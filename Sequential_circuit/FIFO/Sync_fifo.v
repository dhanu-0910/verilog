==> flow/design.v <==
module sync_fifo #(parameter depth=64,parameter n=8,parameter addr_n=6)(input [n-1:0]din,input clk,rst,w_en,r_en,output reg [n-1:0]dout,output full,empty);
  reg [n-1:0]mem[depth-1:0];
  reg [addr_n-1:0]wptr;
  reg [addr_n-1:0]rptr;
  always @(posedge clk) begin
    if(rst)
      wptr<=6'b0;
    else if(w_en && !full) begin
      mem[wptr]<=din;
      wptr<=wptr+1;
    end
  end
  always @(posedge clk) begin
    if(rst) begin
      rptr<=6'b0;
      dout<=8'b0;
    end
    else if(r_en && !empty) begin
      dout<=mem[rptr];
      rptr<=rptr+1;
    end
  end
  assign empty=(wptr==rptr);
  assign full=(rptr==(wptr+1'b1));
endmodule
======== Step by step through the tools: sync_fifo ========
What the tools print for sync_fifo, step after step.
Line numbers count from 1 in the design file above.
Operators: Yosys type, input widths -> output width; for muxes data width and select width s.
A cell with - has no value.
set-up
  top module .............................. sync_fifo
  clock input ............................. clk
  standard-cell library ................... sky130hd
  library corner .......................... tt_025C_1v80

======== After elaboration ========
Yosys after proc, flatten, opt, wreduce and memory -nomap, before mapping. Enables and synchronous resets that opt folds into registers are not counted as muxes. Memory bits, and registers merged into a memory's read port (data or address), are not among the register bits. Print and check cells are not counted.
Memory sizes are those after Yosys's memory passes, which may raise the word count (mostly to a power of two), join words into wider ones and drop unused or constant bits.
word-level totals
  output and inout port bits .............. 10
  bits of input ports ..................... 12
  memory bits (writable) .................. 512
  word width x clocked read ports ......... 8
  memory cells ............................ 1
  register bits ........................... 12
  elaborated cells ........................ 18
operators by class
  add/sub/neg operators ................... 3
  reduce/logical cells .................... 4
  equality and inequality tests ........... 2
  multiplexer cells ....................... 6
memories
  memory  words  width  rd ports  wr ports  line  RTL
  mem     64     8      1         1         2     reg [n-1:0]mem[depth-1:0];
operators with widths
  cell                 number
  $add 6x1->6 const B  3
  $mux 8               2
  $eq 6x6->1           2
  $mux 6               2
  $logic_and 1x1->1    2
  $logic_not 1->1      2
  $mux 1               2

======== Logic depth ========
Depth = most cells in a row (Yosys ltp): at word level without a register or memory, in the mapped netlist without a sequential cell, where the memories' decode and read muxes count.
depth
  word-level depth ........................ 6
  ABC_AREA ................................ 0
  depth in mapped cells ................... 9
  depth with buffers taken out ............ 6

======== After synthesis ========
Yosys stat after the flow's synthesis: flattened, memories mapped to cells. It holds for the ABC_AREA given above (unset counts as 0); a run with the other value may have another netlist.
The area totals of this step are shown rounded.
cells by type
  cell type                  number  total area (sq um)
  sky130_fd_sc_hd__edfxtp_1  512     1.54E+04
  sky130_fd_sc_hd__mux4_2    104     2.34E+03
  sky130_fd_sc_hd__mux2i_1   59      590.566
  sky130_fd_sc_hd__dfxtp_1   20      400.384
  sky130_fd_sc_hd__mux2_2    18      202.694
  sky130_fd_sc_hd__nor4_1    30      187.68
  sky130_fd_sc_hd__nor3_1    36      180.173
  sky130_fd_sc_hd__clkbuf_1  31      116.362
  sky130_fd_sc_hd__o211ai_1  14      105.101
  sky130_fd_sc_hd__nand2_1   26      97.594
  sky130_fd_sc_hd__nor2_1    26      97.594
  sky130_fd_sc_hd__buf_2     19      95.091
  sky130_fd_sc_hd__a22oi_1   12      90.086
  sky130_fd_sc_hd__nand3b_1  12      90.086
  sky130_fd_sc_hd__nand4_1   13      81.328
  sky130_fd_sc_hd__o22ai_1   13      81.328
  sky130_fd_sc_hd__a211o_1   9       78.826
  sky130_fd_sc_hd__buf_6     7       78.826
Other cell types: 38; their cells: 135.
mapped netlist
  sequential area ......................... 0.0158 sq mm
  flip-flops .............................. 532
  buffer cells ............................ 75
  synthesis area .......................... 0.0212 sq mm
  cells in the netlist .................... 1096

======== Path before layout ========
Path of least setup slack by OpenSTA after synthesis, without wires, with an ideal clock, recovery checks aside; 20% of the period is set as input and as output delay. Where synthesis merged equal registers, the netlist keeps one of their names.
timing path after synthesis
  path type ............................... reg2reg
  start ................................... register wptr[0]
  end ..................................... memory mem[36][0]
  path delay .............................. 2.892 ns
  driving pins on the path ................ 8
  arrival time ............................ 2.497 ns
  clock period ............................ 3.73 ns
  setup slack ............................. 0.838 ns
  buffers on the path ..................... 1
  time at the first pin ................... 0.000 ns
  data required time ...................... 3.335 ns
  setup time .............................. 0.395 ns
  synthesis period reached ................ 2.892 ns
"path delay" is the arrival time less input delay plus setup time.
"driving pins on the path": output pins that drive a net of the path, with the launching flip-flop's if there is one; two outputs of one cell count as two.
"synthesis period reached" = period - worst setup slack (recovery checks aside). The figure is calculated, with input and output delays left at 20% of the set period.
Between the ends stands the longest chain of elaborated cells between them, by number of cells; it is not shown to be the way that was timed. Of several equally long chains one is given.
A line is the first line of the expression or statement that the cell stems from. Yosys adds cells for indexed reads and writes and turns some case tables into memories.
The path ends at the enable pin of a flip-flop; only ways to that pin are counted.
between the ends, after synthesis
  cell sequence ........................... sky130_fd_sc_hd__dfxtp_1 > sky130_fd_sc_hd__ha_1 > sky130_fd_sc_hd__and2_1 > sky130_fd_sc_hd__a211o_1 > sky130_fd_sc_hd__a31oi_1 > sky130_fd_sc_hd__o21ai_4 > sky130_fd_sc_hd__buf_6 > sky130_fd_sc_hd__nor4_1
  cells in the longest elaborated chain ... 6
  elaborated cells between the ends (all ways) .. 8
  source lines of those cells ............. 3
  classes of those cells .................. 1 x add/sub; 1 x eq/ne; 4 x mux; 2 x reduce/logical
ends and longest elaborated chain, after synthesis
  what               line  RTL
  start, declared    3     reg [addr_n-1:0]wptr;
  start, assigned    7     wptr<=6'b0;
  start, assigned    10    wptr<=wptr+1;
  $add 6x1->6        24    assign full=(rptr==(wptr+1'b1));
  $eq 6x6->1         24
  $logic_not 1->1    8     else if(w_en && !full) begin
  $logic_and 1x1->1  8
  $mux 6             8
  $mux 6             6     if(rst)
  end, declared      2     reg [n-1:0]mem[depth-1:0];

======== Path in the finished layout ========
Path of least setup slack in the final report of stored run 1 (OpenROAD, finished layout, wires in). Where an end is a register, its clock arrival counts in the times.
timing path post-layout
  path type ............................... reg2reg
  start ................................... register wptr[2]
  end ..................................... memory mem[1][3]
  setup time .............................. 0.28 ns
  clock period ............................ 1.65 ns
  time at the first pin ................... 0.56 ns
  setup slack ............................. -0.95 ns
  data required time ...................... 1.93 ns
  arrival time ............................ 2.88 ns
  buffers on the path ..................... 3
  driving pins on the path ................ 7
Between the ends stands the longest chain of elaborated cells between them, by number of cells; it is not shown to be the way that was timed. Of several equally long chains one is given.
The path ends at the enable pin of a flip-flop; only ways to that pin are counted.
between the ends, post-layout
  cell sequence ........................... sky130_fd_sc_hd__dfxtp_4 > sky130_fd_sc_hd__buf_12 > sky130_fd_sc_hd__nor2_1 > sky130_fd_sc_hd__nand2_1 > sky130_fd_sc_hd__buf_4 > sky130_fd_sc_hd__nor4_4 > sky130_fd_sc_hd__buf_12
  cells in the longest elaborated chain ... 6
  elaborated cells between the ends (all ways) .. 8
  source lines of those cells ............. 3
  classes of those cells .................. 1 x add/sub; 1 x eq/ne; 4 x mux; 2 x reduce/logical
ends and longest elaborated chain, post-layout
  what               line  RTL
  start, declared    3     reg [addr_n-1:0]wptr;
  start, assigned    7     wptr<=6'b0;
  start, assigned    10    wptr<=wptr+1;
  $add 6x1->6        24    assign full=(rptr==(wptr+1'b1));
  $eq 6x6->1         24
  $logic_not 1->1    8     else if(w_en && !full) begin
  $logic_and 1x1->1  8
  $mux 6             8
  $mux 6             6     if(rst)
  end, declared      2     reg [n-1:0]mem[depth-1:0];

Hand-over note for sync_fifo

Stored flow runs of sync_fifo (2 of them; Yosys, OpenROAD, sky130hd). They differ in their settings and are not a sequence. Constraints: input delay and output delay 20% of the set period each, output load 0.01 pF.
By "achieved clock period" is meant the clock period of the run minus its worst setup slack. This is arithmetic on one report: input and output delays are still those of the set period (20% each).
"critical setup path time": the worst setup path's part of the clock period (all of it between registers, 20% less for each end at a port) less its slack. A launch clock that arrives late makes it longer, a capture clock that arrives late makes it shorter.
By "power" is meant OpenSTA's value without simulated activity: inputs other than the clock are taken to toggle once in ten clock periods, and the tool carries that through the logic.
The results are shown rounded.

======== stored run 1 ========
==> flow/run.sh <==
#!/bin/bash
# the make line also repeats the synthesis and layout settings of config.mk as NAME=value (left out here)
make -C /OpenROAD-flow-scripts/flow DESIGN_CONFIG=/design/flow/config.mk WORK_HOME=/design/flow/orfs CLKGATE_MAP_FILE= finish
==> flow/config.mk <==
export PLATFORM = sky130hd
export DESIGN_NAME = sync_fifo
export DESIGN_NICKNAME = sync_fifo
export VERILOG_FILES = /design/flow/design.v
export SDC_FILE = /design/flow/constraint.sdc
export NUM_CORES = 4
export LEC_CHECK = 0
export CAP_MARGIN = 20
export CELL_PAD_IN_SITES_GLOBAL_PLACEMENT = 2
export CORE_MARGIN = 2
export CORE_UTILIZATION = 63
export CTS_CLUSTER_DIAMETER = 38
export PLACE_DENSITY_LB_ADDON = 0.0
export SETUP_SLACK_MARGIN = 0.41
export SLEW_MARGIN = 20
==> flow/constraint.sdc <==
create_clock -name core_clock -period 1.65 [get_ports {clk}]
set_input_delay 0.3300 -clock core_clock [delete_from_list [all_inputs] [get_ports {clk}]]
set_output_delay 0.3300 -clock core_clock [all_outputs]
set_load 0.01 [all_outputs]

-------- measured, stored run 1 --------
  utilization of the finished layout ...... 0.837
  worst hold slack in the final report .... 0.070 ns
  area of the die ......................... 0.0352 sq mm
  netlist area reported by Yosys .......... 0.0212 sq mm
  standard-cell area of the final layout .. 0.0279 sq mm
  critical setup path time ................ 2.60 ns
  critical path kind ...................... reg2reg
  achieved clock period ................... 2.595 ns
  setup TNS ............................... -458 ns
  setup slack of the critical path ........ -0.945 ns
  power ................................... 37.9 mW

======== stored run 2 ========
==> flow/run.sh <==
#!/bin/bash
# the make line also repeats the synthesis and layout settings of config.mk as NAME=value (left out here)
make -C /OpenROAD-flow-scripts/flow DESIGN_CONFIG=/design/flow/config.mk WORK_HOME=/design/flow/orfs CLKGATE_MAP_FILE= finish
==> flow/config.mk <==
export PLATFORM = sky130hd
export DESIGN_NAME = sync_fifo
export DESIGN_NICKNAME = sync_fifo
export VERILOG_FILES = /design/flow/design.v
export SDC_FILE = /design/flow/constraint.sdc
export NUM_CORES = 4
export LEC_CHECK = 0
export ABC_AREA = 1
export CAP_MARGIN = 20
export CELL_PAD_IN_SITES_GLOBAL_PLACEMENT = 1
export CORE_ASPECT_RATIO = 0.9
export CORE_MARGIN = 9
export CORE_UTILIZATION = 43
export CTS_CLUSTER_DIAMETER = 186
export CTS_CLUSTER_SIZE = 70
export GPL_ROUTABILITY_DRIVEN = 0
export MIN_ROUTING_LAYER = met1
export PLACE_DENSITY_LB_ADDON = 0.12
export SETUP_SLACK_MARGIN = -0.06
export SLEW_MARGIN = 20
==> flow/constraint.sdc <==
create_clock -name core_clock -period 2.18 [get_ports {clk}]
set_input_delay 0.4360 -clock core_clock [delete_from_list [all_inputs] [get_ports {clk}]]
set_output_delay 0.4360 -clock core_clock [all_outputs]
set_load 0.01 [all_outputs]

-------- measured, stored run 2 --------
  utilization of the finished layout ...... 0.509
  worst hold slack in the final report .... 0.293 ns
  area of the die ......................... 0.0609 sq mm
  netlist area reported by Yosys .......... 0.0225 sq mm
  standard-cell area of the final layout .. 0.0263 sq mm
  critical setup path time ................ 2.09 ns
  critical path kind ...................... reg2out
  achieved clock period ................... 2.528 ns
  setup TNS ............................... -101 ns
  setup slack of the critical path ........ -0.348 ns
  power ................................... 19.0 mW

End of note.
