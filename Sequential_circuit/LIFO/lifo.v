==> flow/design.v <==
module lifo #(parameter depth=8,parameter width=4)(input [width-1:0]din,input  push,pop,clk,rst,output overflow,underflow,output reg [width-1:0]dout);
  reg [$clog2(depth):0]stk_ptr;
  reg [width-1:0]mem[depth-1:0];
  assign underflow= (stk_ptr==0);
  assign overflow= (stk_ptr==depth);
  always @(posedge clk or posedge rst) begin
    if(rst) begin
      stk_ptr<=0;
      dout<=4'b0;
    end
    else if(push && !overflow && !pop) begin
      mem[stk_ptr]<=din;
      stk_ptr<=stk_ptr+1;
    end
    else if(pop && !underflow && !push) begin
      stk_ptr<=stk_ptr-1;
      dout<=mem[stk_ptr-1];
    end
    else if(push && pop && !underflow) begin
      mem[stk_ptr-1]<=din;
      dout<=mem[stk_ptr-1];
    end
  end
endmodule
**Reports on lifo**

The steps from the RTL of lifo to its reports follow in flow order.
Lines are those of the file above, counted from 1.
The mark -- stands for no value.

- Design top: lifo
- Clock port: clk
- Library: sky130hd
- Library corner: tt_025C_1v80

**Elaborated design**

Yosys after proc, flatten, opt, wreduce and memory -nomap, before mapping. Print and check cells are not counted. Equal cells are merged and count once.

- Flip-flop bits (word level): 40
- Output and inout bits: 6
- Input port bits: 8
- Elaborated cells: 116

- Bitwise operators: 2
- Reductions and logical operators: 33
- Multiplexer cells: 45
- $add $sub $neg: 2
- Equal/unequal tests: 24

Operators by type and width:

| kind | number |
|---|---|
| two-way mux 4 bit | 44 |
| AND reduction 5 bit | 8 |
| case mux 4 bit (select 8 bit) | 1 |
| equality test 3 bit (second input constant) | 8 |
| nonzero test 2 bit | 11 |
| inequality test 2 x 1 -> 1 bit (second input constant) | 8 |
| equality test 3 x 2 -> 1 bit (second input constant) | 4 |
| logical AND 1 bit | 6 |
| equality test 3 x 1 -> 1 bit (second input constant) | 2 |
| logical NOT 3 bit | 2 |
| logical NOT 1 bit | 4 |
| adder 4 x 1 -> 4 bit (second input constant) | 1 |
| subtractor 4 x 1 -> 4 bit (second input constant) | 1 |
| equality test 4 bit (second input constant) | 1 |
| logical NOT 4 bit | 1 |
| inverter 1 bit | 2 |
| inequality test 2 bit (second input constant) | 1 |
| AND reduction 2 bit | 1 |

**Longest topological paths**

Yosys ltp: most cells in a row. Word level: on the elaborated netlist, between registers, memories and ports. Mapped: between sequential cells and ports; inverters and the memories' decode and read muxes count.

- Depth in word-level cells: 6
- ABC_AREA: 0
- Depth in mapped cells: 8

**After synthesis**

Source: synth_stat.txt of the flow (Yosys; design flattened, memories mapped). It holds for the ABC_AREA given above (unset counts as 0); a run with the other value may have another netlist.

Cells by type:

| cell | number | area in all (sq um) |
|---|---|---|
| sky130_fd_sc_hd__edfxtp_1 | 32 | 960.922 |
| sky130_fd_sc_hd__dfrtp_1 | 8 | 200.192 |
| sky130_fd_sc_hd__ha_1 | 9 | 112.608 |
| sky130_fd_sc_hd__a221oi_1 | 6 | 52.55 |
| sky130_fd_sc_hd__a222oi_1 | 4 | 40.038 |
| sky130_fd_sc_hd__nand2_1 | 10 | 37.536 |
| sky130_fd_sc_hd__buf_6 | 3 | 33.782 |
| sky130_fd_sc_hd__mux2_2 | 3 | 33.782 |
| sky130_fd_sc_hd__nor2_1 | 9 | 33.782 |
| sky130_fd_sc_hd__inv_1 | 8 | 30.029 |
| sky130_fd_sc_hd__o211a_1 | 3 | 30.029 |
| sky130_fd_sc_hd__o31ai_1 | 4 | 30.029 |
| sky130_fd_sc_hd__xnor2_1 | 3 | 26.275 |
| sky130_fd_sc_hd__nand4_1 | 4 | 25.024 |
| sky130_fd_sc_hd__a22oi_1 | 3 | 22.522 |
| sky130_fd_sc_hd__a22oi_4 | 1 | 21.27 |
| sky130_fd_sc_hd__mux2i_1 | 2 | 20.019 |
| sky130_fd_sc_hd__nor2b_1 | 3 | 18.768 |

Other cell types: 19; their cells: 21.

- Synthesis area: 0.0018705 sq mm
- Standard cells after synthesis: 136
- Sequential part of the area: 0.0011611 sq mm
- Mapped flip-flops: 40
- Buffer cells: 5

**Path before layout**

OpenSTA on the mapped netlist: ideal clock, no wires. The path of least setup slack (recovery checks aside). Input and output delay are each 20% of the period. Register names are those of the netlist, which keeps one name where synthesis merged equal registers.

- Path kind: register to register
- Start: register stk_ptr[0]
- End: register mem[6][0]
- Stages: 8
- Period: 2,080 ps
- Library setup time: 329 ps
- Path delay: 2,087 ps
- Path slack: -7 ps
- Path buffers: 1
- Arrival time: 1,758 ps
- Synthesis period reached: 2,087 ps

"path delay" = arrival - input delay + setup time.
"stages" counts driving pins, that of a launching flip-flop among them; a cell with two outputs on the path counts twice.
"synthesis period reached" = period - worst setup slack (recovery checks aside). The figure is calculated, with input and output delays left at 20% of the set period.
The rows between start and end are the longest chain of elaborated cells between them; the timing report does not say that the signal goes this way. Where chains are equally long, one stands for them.
Each line given opens the expression or statement behind the cell; cells for indexed reads and writes are added by Yosys, which also makes memories of some case tables.
A register here has more assigning lines than the two given.
Where a signal picks the word or bit written, the line may be left out of the assigning lines.
Only ways into the end's enable, where the timed path ends, are counted here.

- Cells stage by stage: sky130_fd_sc_hd__dfrtp_1 -> sky130_fd_sc_hd__inv_1 -> sky130_fd_sc_hd__ha_1 -> sky130_fd_sc_hd__or3b_1 -> sky130_fd_sc_hd__buf_6 -> sky130_fd_sc_hd__a22oi_4 -> sky130_fd_sc_hd__a32oi_1 -> sky130_fd_sc_hd__nor2_1
- Length of the longest elaborated chain: 6

Ends and longest elaborated chain, post-synthesis:

| what | line | source |
|---|---|---|
| from (decl) | 2 | `reg [$clog2(depth):0]stk_ptr;` |
| from (assign) | 13 | `stk_ptr<=stk_ptr+1;` |
| from (assign) | 16 | `stk_ptr<=stk_ptr-1;` |
| equality test 4 bit | 5 | `assign overflow= (stk_ptr==depth);` |
| logical NOT 1 bit | 11 | `else if(push && !overflow && !pop) begin` |
| logical AND 1 bit (2 in a row) | 11 |  |
| inequality test 2 x 1 -> 1 bit | -- |  |
| AND reduction 5 bit | -- |  |
| to (assign) | 12 | `mem[stk_ptr]<=din;` |
| to (decl) | 3 | `reg [width-1:0]mem[depth-1:0];` |

**Path in the finished layout**

From the final timing report of flow run 1: the path of least setup slack in the routed layout; clock arrival at registers is part of the times.
The path's times are printed in steps of 10 ps; the period is the one set.

- Path kind: register to register
- Start: register stk_ptr[0]
- End: register mem[5][0]
- Stages: 7
- Library setup time: 300 ps
- Path buffers: 0
- Path slack: -260 ps
- Arrival time: 2,010 ps
- Period: 1,760 ps

The rows between start and end are the longest chain of elaborated cells between them; the timing report does not say that the signal goes this way. Where chains are equally long, one stands for them.
A register here has more assigning lines than the two given.
Where a signal picks the word or bit written, the line may be left out of the assigning lines.
Only ways into the end's enable, where the timed path ends, are counted here.

- Cells stage by stage: sky130_fd_sc_hd__dfrtp_1 -> sky130_fd_sc_hd__inv_2 -> sky130_fd_sc_hd__ha_4 -> sky130_fd_sc_hd__or3b_4 -> sky130_fd_sc_hd__a22oi_4 -> sky130_fd_sc_hd__a22oi_1 -> sky130_fd_sc_hd__nor2_2
- Length of the longest elaborated chain: 6

Ends and longest elaborated chain, after layout:

| what | line | source |
|---|---|---|
| from (decl) | 2 | `reg [$clog2(depth):0]stk_ptr;` |
| from (assign) | 13 | `stk_ptr<=stk_ptr+1;` |
| from (assign) | 16 | `stk_ptr<=stk_ptr-1;` |
| equality test 4 bit | 5 | `assign overflow= (stk_ptr==depth);` |
| logical NOT 1 bit | 11 | `else if(push && !overflow && !pop) begin` |
| logical AND 1 bit (2 in a row) | 11 |  |
| inequality test 2 x 1 -> 1 bit | -- |  |
| AND reduction 5 bit | -- |  |
| to (assign) | 12 | `mem[stk_ptr]<=din;` |
| to (decl) | 3 | `reg [width-1:0]mem[depth-1:0];` |

--- measured runs ---
Stored flow runs of lifo (2 of them; Yosys, OpenROAD, sky130hd). They differ in their settings and are not a sequence. Constraints: input delay and output delay 20% of the set period each, output load 0.01 pF.
"achieved clock period" means the clock period less the worst setup slack. The figure is calculated, with input and output delays left at 20% of the set period.
"power consumption" is the tool's figure for a default switching activity; nothing was simulated.
A setting shown as - is not set for that run.
A result given as - is not shown for that run.

| item | flow run 1 | flow run 2 |
|---|---|---|
| period_ns | 1.76 | 1.28 |
| CAP_MARGIN | 20 | 20 |
| CORE_MARGIN | 2 | 6 |
| CORE_UTILIZATION | 40 | 55 |
| SLEW_MARGIN | 20 | 20 |
| SETUP_SLACK_MARGIN | - | 0.01 |
| CELL_PAD_IN_SITES_DETAIL_PLACEMENT | - | 1 |
| GPL_TIMING_DRIVEN | - | 1 |
| CTS_CLUSTER_DIAMETER | - | 190 |
| smallest setup slack (ps) | -258 | - |
| chip area in the Yosys report (sq mm) | 0.0018705 | - |
| standard-cell area after routing (sq mm) | 0.0025312 | - |
| power consumption (mW) | 4.419 | - |
| total negative setup slack (ps) | -5,277 | - |
| die area (sq mm) | 0.0052396 | - |
| achieved clock period (ps) | 2,018 | - |

Flow run 2: stopped before the end: placement reported DPL-0033
--- end ---
